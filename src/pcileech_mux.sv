==> flow/design.v <==
`timescale 1ns / 1ps
module pcileech_mux(
   input                clk,
   input                rst,
   output reg [255:0]   dout,
   output reg           valid = 0,
   input                rd_en,           
   input  [31:0]        p0_din,
   input  [1:0]         p0_ctx,
   input                p0_wr_en,
   input                p0_has_data,
   output reg           p0_req_data = 0,
   input  [31:0]        p1_din,
   input  [1:0]         p1_ctx,
   input                p1_wr_en,
   input                p1_has_data,
   output reg           p1_req_data = 0,
   input  [31:0]        p2_din,
   input  [1:0]         p2_ctx,
   input                p2_wr_en,
   input                p2_has_data,
   output reg           p2_req_data = 0,
   input  [31:0]        p3_din,
   input  [1:0]         p3_ctx,
   input                p3_wr_en,
   input                p3_has_data,
   output reg           p3_req_data = 0
   );
   reg                  mux_valid = 0;
   reg [2:0]            mux_count = 0;
   reg [223:0]          mux_data = 0;
   reg [27:0]           mux_status = 32'hffffffff;
   reg [3:0]            mux_skip_counter = 0;
   always @ ( posedge clk )
      if( rst )
         begin
            valid <= 0;
            mux_count <= 0;
            mux_valid <= 0;
            p0_req_data <= 0;
            p1_req_data <= 0;
            p2_req_data <= 0;
            p3_req_data <= 0;
            mux_skip_counter <= 0;
         end
      else
         begin
            p0_req_data <= rd_en & p0_has_data;
            p1_req_data <= rd_en & p1_has_data & ~p0_has_data;
            p2_req_data <= rd_en & p2_has_data & ~p1_has_data & ~p0_has_data;
            p3_req_data <= rd_en & p3_has_data & ~p2_has_data & ~p1_has_data & ~p0_has_data;
            if( (p0_wr_en || p1_wr_en || p2_wr_en || p3_wr_en || (mux_skip_counter > 7)) && (mux_count < 6) )
               begin
                  mux_valid <= 0;
                  mux_count <= mux_count + 1;
               end
            else if( (p0_wr_en || p1_wr_en || p2_wr_en || p3_wr_en || (mux_skip_counter > 7)) && (mux_count == 6) )
               begin
                  mux_valid <= 1;
                  mux_count <= 0;
                  mux_skip_counter <= 0;
               end
            else if ( mux_count > 0 )
               begin
                  mux_valid <= 0;
                  mux_skip_counter <= mux_skip_counter + 1;
               end
            else
               begin
                  mux_valid <= 0;
               end               
            dout[223:0] <= mux_data;
            dout[227:224] <= mux_status[3:0];
            dout[231:228] <= 4'hE;
            dout[235:232] <= mux_status[11:8];
            dout[239:236] <= mux_status[7:4];
            dout[243:240] <= mux_status[19:16];
            dout[247:244] <= mux_status[15:12];
            dout[251:248] <= mux_status[27:24];
            dout[255:252] <= mux_status[23:20];
            valid <= mux_valid;
            if( p0_wr_en )
               begin
                  mux_status <= (mux_status << 4) | (p0_ctx << 2) | 2'b00;
                  mux_data <= (mux_data << 32) | p0_din;
               end
            if( p1_wr_en & ~p0_wr_en )
               begin
                  mux_status <= (mux_status << 4) | (p1_ctx << 2) | 2'b01;
                  mux_data <= (mux_data << 32) | p1_din;
               end
            if( p2_wr_en & ~p1_wr_en & ~p0_wr_en )
               begin
                  mux_status <= (mux_status << 4) | (p2_ctx << 2) | 2'b10;
                  mux_data <= (mux_data << 32) | p2_din;
               end
            if( p3_wr_en & ~p2_wr_en & ~p1_wr_en & ~p0_wr_en )
               begin
                  mux_status <= (mux_status << 4) | (p3_ctx << 2) | 2'b11;
                  mux_data <= (mux_data << 32) | p3_din;
               end
            if( ~p3_wr_en & ~p2_wr_en & ~p1_wr_en & ~p0_wr_en & (mux_skip_counter > 7) )
               begin
                  mux_status <= (mux_status << 4) | 4'b1111;
                  mux_data <= (mux_data << 32) | 32'hffffffff;
               end
         end
endmodule
Tool chain data of pcileech_mux

The steps from the RTL of pcileech_mux to its reports follow in flow order.
Line numbers count from 1 in the design file above.
Cell names lack the library's common part.
A cell with n/a has no value.

Design top: pcileech_mux
Clock port: clk
Standard-cell library: sky130hd
Library corner: tt_025C_1v80

Word level

Source: Yosys, flattened and elaborated, memories not mapped. Widths are those after wreduce. Registers that Yosys merges into a memory's read port (data or address) are not register bits. Print and check cells do not count. Equal cells are merged and count once.

$add $sub $neg: 2
Reduce/logical cells: 14
Shift operators: 0
Divide/modulo/power cells: 0
Eq/ne operators: 1
$lt $le $gt $ge: 3
Mux-type cells: 15
Bitwise operators: 37
Multiply operators: 0

Operators by type and width:

| kind                                                   | count |
| two-way mux 224 bit                                    | 5 |
| OR 224 x 32 -> 224 bit                                 | 4 |
| two-way mux 28 bit                                     | 5 |
| OR 28 x 4 -> 28 bit                                    | 4 |
| AND 1 bit                                              | 20 |
| inverter 1 bit                                         | 9 |
| two-way mux 4 bit                                      | 2 |
| two-way mux 3 bit                                      | 2 |
| nonzero test 5 bit                                     | 1 |
| logical OR 1 bit                                       | 4 |
| AND reduction 2 bit                                    | 2 |
| nonzero test 2 bit                                     | 2 |
| OR reduction 2 bit                                     | 2 |
| adder 4 x 1 -> 4 bit with constant B                   | 1 |
| greater-than comparator 4 x 3 -> 1 bit with constant B | 1 |
| adder 3 x 1 -> 3 bit with constant B                   | 1 |
| greater-than comparator 3 x 1 -> 1 bit with constant B | 1 |
| less-than comparator 3 bit with constant B             | 1 |
| equality test 3 bit with constant B                    | 1 |
| OR reduction 3 bit                                     | 1 |
| logical AND 1 bit                                      | 2 |
| two-way mux 1 bit                                      | 1 |

Input port bits: 147
Flip-flop bits (word level): 517
Memories kept: 0
Memory bits (read-only): 0
Cells after elaboration: 94
Bits in latches: 0
Word width x clocked read ports: 0
RAM bits: 0
Output and inout port bits: 261

Longest topological paths

Yosys ltp: most cells in a row. Word level: on the elaborated netlist, between registers, memories and ports. Mapped: between sequential cells and ports; inverters and the memories' decode and read muxes count.

Depth after elaboration: 7
ABC_AREA: 0
Depth in mapped cells: 7
Depth with buffers taken out: 6

Synthesis result

Source: synth_stat.txt of the flow (Yosys; design flattened, memories mapped). It holds for the ABC_AREA given above (unset counts as 0); a run with the other value may have another netlist.

Cells in the netlist: 757
Mapped area: 17077.6 um2
Flip-flop cells: 517
Buffers: 34
Area of sequential cells: 15394.8 um2

Cell types:

| type     | count | area in all (um2) |
| edfxtp_1 | 504   | 1.51E+04 |
| mux2i_1  | 34    | 340.326 |
| a221o_1  | 33    | 330.317 |
| dfxtp_1  | 13    | 260.25 |
| a211oi_1 | 33    | 247.738 |
| nor2_1   | 42    | 157.651 |
| clkbuf_1 | 18    | 67.565 |
| buf_4    | 7     | 52.55 |
| ha_1     | 4     | 50.048 |
| buf_2    | 8     | 40.038 |
| nand3_1  | 8     | 40.038 |
| o21ai_1  | 7     | 35.034 |
| nor2b_1  | 4     | 25.024 |
| nand2_1  | 6     | 22.522 |
| nor4_4   | 1     | 21.27 |
| o31ai_4  | 1     | 21.27 |
| a21oi_1  | 4     | 20.019 |
| or3b_1   | 2     | 17.517 |

Not listed: further types 21, cells in them 28.

Worst setup path after synthesis

Source: OpenSTA report_checks on the synthesized netlist (no wires, ideal clock, input and output delay 20% of the period each), path of least setup slack; recovery checks are left aside. Register names are those of the netlist, which keeps one name where synthesis merged equal registers.

Path type: input port to flip-flop
From: in p2_wr_en
To: reg mux_data[0]
Clock period: 19.8 ns
Driving pins on the path: 4
Required time: 18.930 ns
Library setup time: 0.870 ns
Input delay: 3.960 ns
Delay of the path: 11.679 ns
Launch time at the first pin: 3.960 ns
Arrival: 14.769 ns
Path slack: 4.161 ns
Path buffers: 1
Period reached after synthesis: 15.639 ns

"delay of the path" = arrival - input delay + setup time.
"driving pins on the path" counts driving pins, that of a launching flip-flop among them; a cell with two outputs on the path counts twice.
"period reached after synthesis" = period - worst setup slack (recovery checks aside). The figure is calculated, with input and output delays left at 20% of the set period.
The rows between start and end are the longest chain of elaborated cells between them; the timing report does not say that the signal goes this way. Where chains are equally long, one stands for them.
A line is the first line of the expression or statement that the cell stems from. Yosys adds cells for indexed reads and writes and turns some case tables into memories.
A register here has more assigning lines than the two given.
The path ends at the enable pin of a flip-flop; only ways to that pin are counted.

Cell sequence: or4_1 > buf_2 > nor2_2 > nor2_1
Length of the longest elaborated chain: 7
Elaborated cells on any way between the ends: 12
Those cells by class: logic (10); reduce/logical (2)

RTL lines, path after synthesis:

| what                | RTL line | RTL |
| start, declared     | 20       | `input                p2_wr_en,` |
| inverter 1 bit      | 102      | `if( ~p3_wr_en & ~p2_wr_en & ~p1_wr_en & ~p0_wr_en & (mux_skip_counter > 7) )` |
| AND 1 bit x4        | 102      |  |
| nonzero test 5 bit  | n/a      |  |
| AND reduction 2 bit | n/a      |  |
| end, assigned       | 100      | `mux_data <= (mux_data << 32) \| p3_din;` |
| end, assigned       | 105      | `mux_data <= (mux_data << 32) \| 32'hffffffff;` |
| end, declared       | 31       | `reg [223:0]          mux_data = 0;` |

Path in the finished layout

From the final timing report of run 1: the path of least setup slack in the routed layout; clock arrival at registers is part of the times.

Path type: input port to flip-flop
From: in p1_wr_en
To: reg mux_data[202]
Driving pins on the path: 6
Path slack: 11.42 ns
Required time: 18.10 ns
Launch time at the first pin: 3.58 ns
Input delay: 3.58 ns
Clock period: 17.9 ns
Arrival: 6.67 ns
Path buffers: 3
Library setup time: 0.37 ns

The rows between start and end are the longest chain of elaborated cells between them; the timing report does not say that the signal goes this way. Where chains are equally long, one stands for them.
A register here has more assigning lines than the two given.
The path ends at the enable pin of a flip-flop; only ways to that pin are counted.

Cell sequence: clkdlybuf4s50_1 > or4_1 > nor2_2 > nor2_4 > buf_12 > buf_4
Length of the longest elaborated chain: 6
Elaborated cells on any way between the ends: 11
Those cells by class: logic (9); reduce/logical (2)

RTL lines, path after layout:

| what                | RTL line | RTL |
| start, declared     | 15       | `input                p1_wr_en,` |
| inverter 1 bit      | 102      | `if( ~p3_wr_en & ~p2_wr_en & ~p1_wr_en & ~p0_wr_en & (mux_skip_counter > 7) )` |
| AND 1 bit x3        | 102      |  |
| nonzero test 5 bit  | n/a      |  |
| AND reduction 2 bit | n/a      |  |
| end, assigned       | 100      | `mux_data <= (mux_data << 32) \| p3_din;` |
| end, assigned       | 105      | `mux_data <= (mux_data << 32) \| 32'hffffffff;` |
| end, declared       | 31       | `reg [223:0]          mux_data = 0;` |

==> runs of pcileech_mux <==
Module pcileech_mux, platform sky130hd: 2 stored runs of the flow (Yosys, OpenROAD) with differing settings, in no particular order. Input and output delays are each 20% of the period that was set; the output load is 0.01 pF.
"critical path time" = time allowed to the worst setup path (clock period - input delay - output delay, where it has them) - its slack; a late launch clock adds to it, a late capture clock takes from it.
By "total power after layout" is meant OpenSTA's value without simulated activity: inputs other than the clock are taken to toggle once in ten clock periods, and the tool carries that through the logic.

## Run 1

==> flow/run.sh <==
#!/bin/bash
# the make line also repeats the synthesis and layout settings of config.mk as NAME=value (left out here)
make -C /OpenROAD-flow-scripts/flow DESIGN_CONFIG=/design/flow/config.mk WORK_HOME=/design/flow/orfs CLKGATE_MAP_FILE= finish
==> flow/config.mk <==
export PLATFORM = sky130hd
export DESIGN_NAME = pcileech_mux
export DESIGN_NICKNAME = pcileech_mux
export VERILOG_FILES = /design/flow/design.v
export SDC_FILE = /design/flow/constraint.sdc
export NUM_CORES = 4
export LEC_CHECK = 0
export CAP_MARGIN = 20
export CORE_MARGIN = 2
export CORE_UTILIZATION = 39
export SLEW_MARGIN = 20
==> flow/constraint.sdc <==
create_clock -name core_clock -period 17.9 [get_ports {clk}]
set_input_delay 3.5800 -clock core_clock [delete_from_list [all_inputs] [get_ports {clk}]]
set_output_delay 3.5800 -clock core_clock [all_outputs]
set_load 0.01 [all_outputs]

| result of run 1 | value |
|---|---|
| chip area after synthesis (Yosys) | 17077.6 um2 |
| total die area | 45477.7 um2 |
| standard-cell area after routing | 23299.8 um2 |
| lowest setup slack | 11.424 ns |
| sum of negative setup slack | 0.000 ns |
| worst hold slack in the final report | 0.415 ns |
| total power after layout | 2.622 mW |
| critical path time | 2.90 ns |
| worst setup path type | input port to flip-flop |

## Run 2

==> flow/run.sh <==
#!/bin/bash
# the make line also repeats the synthesis and layout settings of config.mk as NAME=value (left out here)
make -C /OpenROAD-flow-scripts/flow DESIGN_CONFIG=/design/flow/config.mk WORK_HOME=/design/flow/orfs CLKGATE_MAP_FILE= finish
==> flow/config.mk <==
export PLATFORM = sky130hd
export DESIGN_NAME = pcileech_mux
export DESIGN_NICKNAME = pcileech_mux
export VERILOG_FILES = /design/flow/design.v
export SDC_FILE = /design/flow/constraint.sdc
export NUM_CORES = 4
export LEC_CHECK = 0
export CAP_MARGIN = 20
export CORE_MARGIN = 2
export CORE_UTILIZATION = 44
export CTS_CLUSTER_SIZE = 40
export GPL_ROUTABILITY_DRIVEN = 1
export GPL_TIMING_DRIVEN = 0
export HOLD_SLACK_MARGIN = -0.03
export MAX_ROUTING_LAYER = met5
export PLACE_DENSITY = 0.4
export SETUP_SLACK_MARGIN = 1.4
export SLEW_MARGIN = 15
export TNS_END_PERCENT = 60
==> flow/constraint.sdc <==
create_clock -name core_clock -period 21.9 [get_ports {clk}]
set_input_delay 4.3800 -clock core_clock [delete_from_list [all_inputs] [get_ports {clk}]]
set_output_delay 4.3800 -clock core_clock [all_outputs]
set_load 0.01 [all_outputs]

| result of run 2 | value |
|---|---|
| chip area after synthesis (Yosys) | 17077.6 um2 |
| total die area | 40405.0 um2 |
| standard-cell area after routing | 23665.2 um2 |
| lowest setup slack | 15.505 ns |
| sum of negative setup slack | 0.000 ns |
| worst hold slack in the final report | 0.414 ns |
| total power after layout | 2.174 mW |
| critical path time | 2.02 ns |
| worst setup path type | input port to flip-flop |
