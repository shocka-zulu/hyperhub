==> flow/design.v <==
`timescale 1ns / 1ps
module pcileech_ft601(
    input               clk,
    input               rst,
    inout [31:0]        FT601_DATA,
    output [3:0]        FT601_BE,
    input               FT601_RXF_N,
    input               FT601_TXE_N,
    output reg          FT601_WR_N      = 1'b1,
    output reg          FT601_SIWU_N    = 1'b1,
    output reg          FT601_RD_N      = 1'b1,
    output reg          FT601_OE_N      = 1'b1,
    output reg [31:0]   dout,
    output reg          dout_valid      = 1'b0,
    input [31:0]        din,
    input               din_empty,
    input               din_wr_en,
    output              din_req_data
    );
    reg [31:0] txo_dout;
    reg oe              = 1'b0;
    assign FT601_DATA   = oe ? {txo_dout[7:0], txo_dout[15:8], txo_dout[23:16], txo_dout[31:24]} : 32'hzzzzzzzz;  
    assign FT601_BE     = oe ? 4'b1111 : 4'bzzzz;
    always @ ( posedge clk )
        begin
            dout[7:0]       <= FT601_DATA[31:24];
            dout[15:8]      <= FT601_DATA[23:16];
            dout[23:16]     <= FT601_DATA[15:8];
            dout[31:24]     <= FT601_DATA[7:0];
        end
    reg [3:0]           state = 4'h0;
    reg [1:0]           retx_valid      = 2'b00;
    reg [63:0]          retx_data;
    reg [1:0]           retx_valid_pre  = 2'b00;
    reg [63:0]          retx_data_pre;
    (* KEEP = "TRUE" *) reg txo_wr_n    = 1'b1;
    assign din_req_data = ~din_empty & ~FT601_TXE_N & ~retx_valid[1] & ((state == 4'h9) | (state == 4'ha));
    always @ ( posedge clk )
        begin
            dout_valid  <= ~rst & ~FT601_RXF_N & ((state == 4'h5));
            FT601_OE_N  <=  rst |  FT601_RXF_N | ((state != 4'h3) && (state != 4'h4) && (state != 4'h5));
            FT601_RD_N  <=  rst |  FT601_RXF_N | ((state != 4'h4) && (state != 4'h5));
            FT601_WR_N  <=  rst |  FT601_TXE_N | (state != 4'ha) | ~(retx_valid[0] | din_wr_en);
            txo_wr_n    <=  rst |  FT601_TXE_N | (state != 4'ha) | ~(retx_valid[0] | din_wr_en);
        end
    always @ ( posedge clk )
        if ( rst )
            begin
                oe <= 0;
                retx_valid <= 2'b00;
                retx_valid_pre <= 2'b00;
                state <= 4'h0;
            end
        else case ( state )
            4'h0:
                if ( ~FT601_RXF_N )
                    state <= 4'h1;
                else if ( ~FT601_TXE_N & (retx_valid_pre[0] | ~din_empty) )
                    state <= 4'h8;
            4'h1:
                state <= FT601_RXF_N ? 4'h6 : 4'h2;
            4'h2:
                state <= FT601_RXF_N ? 4'h6 : 4'h3;
            4'h3:
                state <= FT601_RXF_N ? 4'h6 : 4'h4;
            4'h4:
                state <= FT601_RXF_N ? 4'h6 : 4'h5;
            4'h5:
                state <= FT601_RXF_N ? 4'h6 : 4'h5;
            4'h6:
                state <= 4'h7;
            4'h7:
                state <= 4'h0;
            4'h8:
                begin
                    retx_data       <= retx_data_pre;
                    retx_valid      <= retx_valid_pre;
                    retx_valid_pre  <= 2'b00;
                    state           <= 4'h9;
                end
            4'h9:
                begin
                    oe              <= 1'b1;
                    state           <= 4'ha;
                end
            4'ha:
                begin
                    retx_data       <= retx_data >> 32;
                    retx_valid      <= retx_valid >> 1;
                    txo_dout        <= retx_valid[0] ? retx_data[31:0] : din;
                    if ( ~FT601_TXE_N & (retx_valid[0] | din_wr_en) )
                        begin
                            state                <= 4'ha;
                        end
                    else
                        begin
                            retx_valid_pre[0]    <= ~txo_wr_n & FT601_TXE_N;
                            retx_valid_pre[1]    <= retx_valid[0] | din_wr_en;
                            retx_data_pre[31:0]  <= txo_dout;
                            retx_data_pre[63:32] <= retx_valid[0] ? retx_data[31:0] : din;
                            oe                   <= 0;
                            state                <= 4'hb;
                        end
                end
            4'hb:
                begin
                    state   <= 4'hc;
                    if(~retx_valid_pre[0])
                        begin
                            retx_valid_pre <= retx_valid_pre >> 1;
                            retx_data_pre  <= retx_data_pre >> 32;
                        end
                end
            4'hc:
                state   <= 4'h0;
        endcase
endmodule
==> Reports on pcileech_ft601 <==
What the tools print for pcileech_ft601, step after step.
Lines are those of the file above, counted from 1.
Library cell names are shortened.
{ "design": {"top_module": "pcileech_ft601", "clk_port": "clk", "library": "sky130hd", "lib_corner": "tt_025C_1v80"} }

==> Word level <==
Yosys after proc, flatten, opt, wreduce and memory -nomap, before mapping. Memory bits, and registers merged into a memory's read port (data or address), are not among the register bits. Print and check cells are not counted. Equal cells are merged and count once.
{ "word_totals": {"register_bits": 205, "inputBits": 38, "word_cells": 102} }
{ "op_classes": {"equal": 19, "muxes": 27, "logic": 24, "reduce_logical": 18} }
{ "ops": {"columns": ["operator", "count"], "rows": [
  ["two-way mux 32 bit", 6],
  ["parallel mux 64 bit (select 2 bit)", 1],
  ["parallel mux 32 bit (select 2 bit)", 2],
  ["parallel mux 4 bit (select 11 bit)", 1],
  ["== test 4 bit (second input constant)", 5],
  ["== test 4 x 3 -> 1 bit (second input constant)", 4],
  ["nonzero test 12 bit", 1],
  ["two-way mux 4 bit", 3],
  ["AND reduction 2 bit", 5],
  ["bitwise OR 1 bit", 9],
  ["bitwise AND 1 bit", 8],
  ["== test 4 x 2 -> 1 bit (second input constant)", 2],
  ["inequality test 4 x 3 -> 1 bit (second input constant)", 2],
  ["NOT 1 bit", 7],
  ["nonzero test 2 bit", 3],
  ["parallel mux 1 bit (select 3 bit)", 2],
  ["two-way mux 3 bit", 2],
  ["two-way mux 1 bit", 6],
  ["inequality test 2 bit (second input constant)", 2],
  ["OR reduction 2 bit", 2],
  ["== test 4 x 1 -> 1 bit (second input constant)", 1],
  ["inequality test 4 x 2 -> 1 bit (second input constant)", 1],
  ["inequality test 4 bit (second input constant)", 1],
  ["logical NOT 4 bit", 1],
  ["AND reduction 4 bit", 1],
  ["parallel mux 2 bit (select 2 bit)", 1],
  ["two-way mux 2 bit", 2],
  ["logical AND 1 bit", 3]
]} }
Not listed: further kinds 4, cells in them 4.

==> Longest topological paths <==
Longest topological path by Yosys (ltp), each cell counted once; first at word level (registers and memories cut), then after technology mapping (sequential cells cut; the memories' decode and read muxes count).
{ "logic_depth": {"word_depth": 6, "abc_area": 0, "mapped_depth": 7, "depth_no_buf": 4} }

==> Synthesis result <==
The flow's flattened synthesis, as Yosys stat reports it; memories are mapped. The netlist is that of the ABC_AREA named above (0 if unset); the other value can give another one.
The area totals of this step are shown rounded.
{ "by_type": {"columns": ["cell", "count", "type_area_um2"], "rows": [
  ["edfxtp_1", 160, 4.8E+03],
  ["mux2_2", 96, 1.08E+03],
  ["dfxtp_1", 44, 880.845],
  ["nor2b_1", 66, 412.896],
  ["buf_2", 15, 75.072],
  ["buf_4", 6, 45.043],
  ["buf_6", 4, 45.043],
  ["a21oi_1", 7, 35.034],
  ["o21ai_0", 7, 35.034],
  ["a211oi_1", 4, 30.029],
  ["nor2_1", 7, 26.275],
  ["nand2b_1", 4, 25.024],
  ["nor2_8", 1, 20.019],
  ["a31oi_1", 3, 18.768],
  ["nand2_1", 5, 18.768],
  ["a2111oi_0", 2, 17.517],
  ["nor3b_1", 2, 15.014],
  ["nand2b_4", 1, 13.763]
]} }
Other cell types: 17; their cells: 22.
{ "synth_totals": {"cells": 456, "area_mm2": 0.0077, "sequential_area_mm2": 0.0057, "ff_cells": 204, "buf_cells": 28} }

==> Path before layout <==
Source: OpenSTA report_checks on the synthesized netlist (no wires, ideal clock, input and output delay 20% of the period each), path of least setup slack; recovery checks are left aside. Register names are those of the netlist, which keeps one name where synthesis merged equal registers.
{ "synth_timing": {"kind": "input -> register", "start": "in rst", "end": "reg retx_data[0]", "period_ps": 8130, "input_delay_ps": 1626, "setup_time_ps": 565, "launch_ps": 1626, "arrival_time_ps": 6238, "t_required_ps": 7565, "path_slack_ps": 1328, "path_delay_ps": 5177, "stages": 2, "synth_period_reached_ps": 6802} }
"path_delay_ps" is the arrival time less input delay plus setup time.
"stages": output pins that drive a net of the path, with the launching flip-flop's if there is one; two outputs of one cell count as two.
"synth_period_reached_ps" is the clock period less the worst setup slack; recovery checks do not enter. This is arithmetic on one report: input and output delays are still those of the set period (20% each).
Between the ends stands the longest chain of elaborated cells between them, by number of cells; it is not shown to be the way that was timed. Of several equally long chains one is given.
A line is the first line of the expression or statement that the cell stems from. Yosys adds cells for indexed reads and writes and turns some case tables into memories.
{ "synth_via": {"cell_sequence": "clkbuf_1 nor3_1", "elab_chain_cells": 2, "cells_between": 2, "cone_lines": 0, "cone_classes": "logic (1); reduce/logical (1)"} }
{ "synth_lines": {"columns": ["element", "line_no", "rtl"], "rows": [
  ["start: declaration", 4, "input               rst,"],
  ["NOT 1 bit", null, null],
  ["AND reduction 2 bit", null, null],
  ["end: assignment", 76, "retx_data       <= retx_data_pre;"],
  ["end: assignment", 88, "retx_data       <= retx_data >> 32;"],
  ["end: declaration", 33, "reg [63:0]          retx_data;"]
]} }

==> Worst path after layout <==
From the final timing report of run 1: the path of least setup slack in the routed layout; clock arrival at registers is part of the times.
The report prints the path's times to 10 ps; the period is as set.
{ "layout_timing": {"kind": "input -> output", "start": "in FT601_TXE_N", "end": "out din_req_data", "period_ps": 12400, "input_delay_ps": 2480, "out_delay_ps": 2480, "launch_ps": 2480, "arrival_time_ps": 4170, "t_required_ps": 9920, "path_slack_ps": 5750, "stages": 4} }
Between the ends stands the longest chain of elaborated cells between them, by number of cells; it is not shown to be the way that was timed. Of several equally long chains one is given.
{ "layout_via": {"cell_sequence": "clkdlybuf4s50_1 or4_1 a21oi_1 clkdlybuf4s50_1", "elab_chain_cells": 4, "cells_between": 4, "cone_classes": "logic (4)"} }
{ "layout_lines": {"columns": ["element", "line_no", "rtl"], "rows": [
  ["start: declaration", 8, "input               FT601_TXE_N,"],
  ["NOT 1 bit", 37, "assign din_req_data = ~din_empty & ~FT601_TXE_N & ~retx_valid[1] & ((state == 4'h9) | (state == 4'ha));"],
  ["bitwise AND 1 bit x3", 37, null],
  ["end: declaration", 18, "output              din_req_data"]
]} }

==> results <==
Measured data: module pcileech_ft601, platform sky130hd, 2 stored runs of the flow under differing settings, order arbitrary. Input and output delays are each 20% of the period that was set; the output load is 0.01 pF.
The measured numbers are rounded.
[
  {
    "run": "run 1",
    "settings": { "period_ns": 12.4, "CORE_UTILIZATION": 29, "SETUP_SLACK_MARGIN": 1.66, "PLACE_DENSITY_LB_ADDON": 0.16, "CORE_ASPECT_RATIO": 1.39, "CTS_CLUSTER_DIAMETER": 391, "MIN_ROUTING_LAYER": "met1", "CAP_MARGIN": 20, "CORE_MARGIN": 2, "SLEW_MARGIN": 20 },
    "results": { "synthArea_mm2": 0.0077, "design_die_area_mm2": 0.028, "finish.stdcell_area_mm2": 0.0095, "final_util_frac": 0.36, "timing.setup.ws_ps": 5700, "final_hold_ws_ps": 430 }
  },
  {
    "run": "run 2",
    "settings": { "period_ns": 7.3, "SETUP_SLACK_MARGIN": -0.2, "CAP_MARGIN": 20, "CORE_MARGIN": 2, "CORE_UTILIZATION": 40, "SLEW_MARGIN": 20 },
    "results": { "synthArea_mm2": 0.0077, "design_die_area_mm2": 0.02, "finish.stdcell_area_mm2": 0.0094, "final_util_frac": 0.5, "timing.setup.ws_ps": 2700, "final_hold_ws_ps": 440 }
  }
]
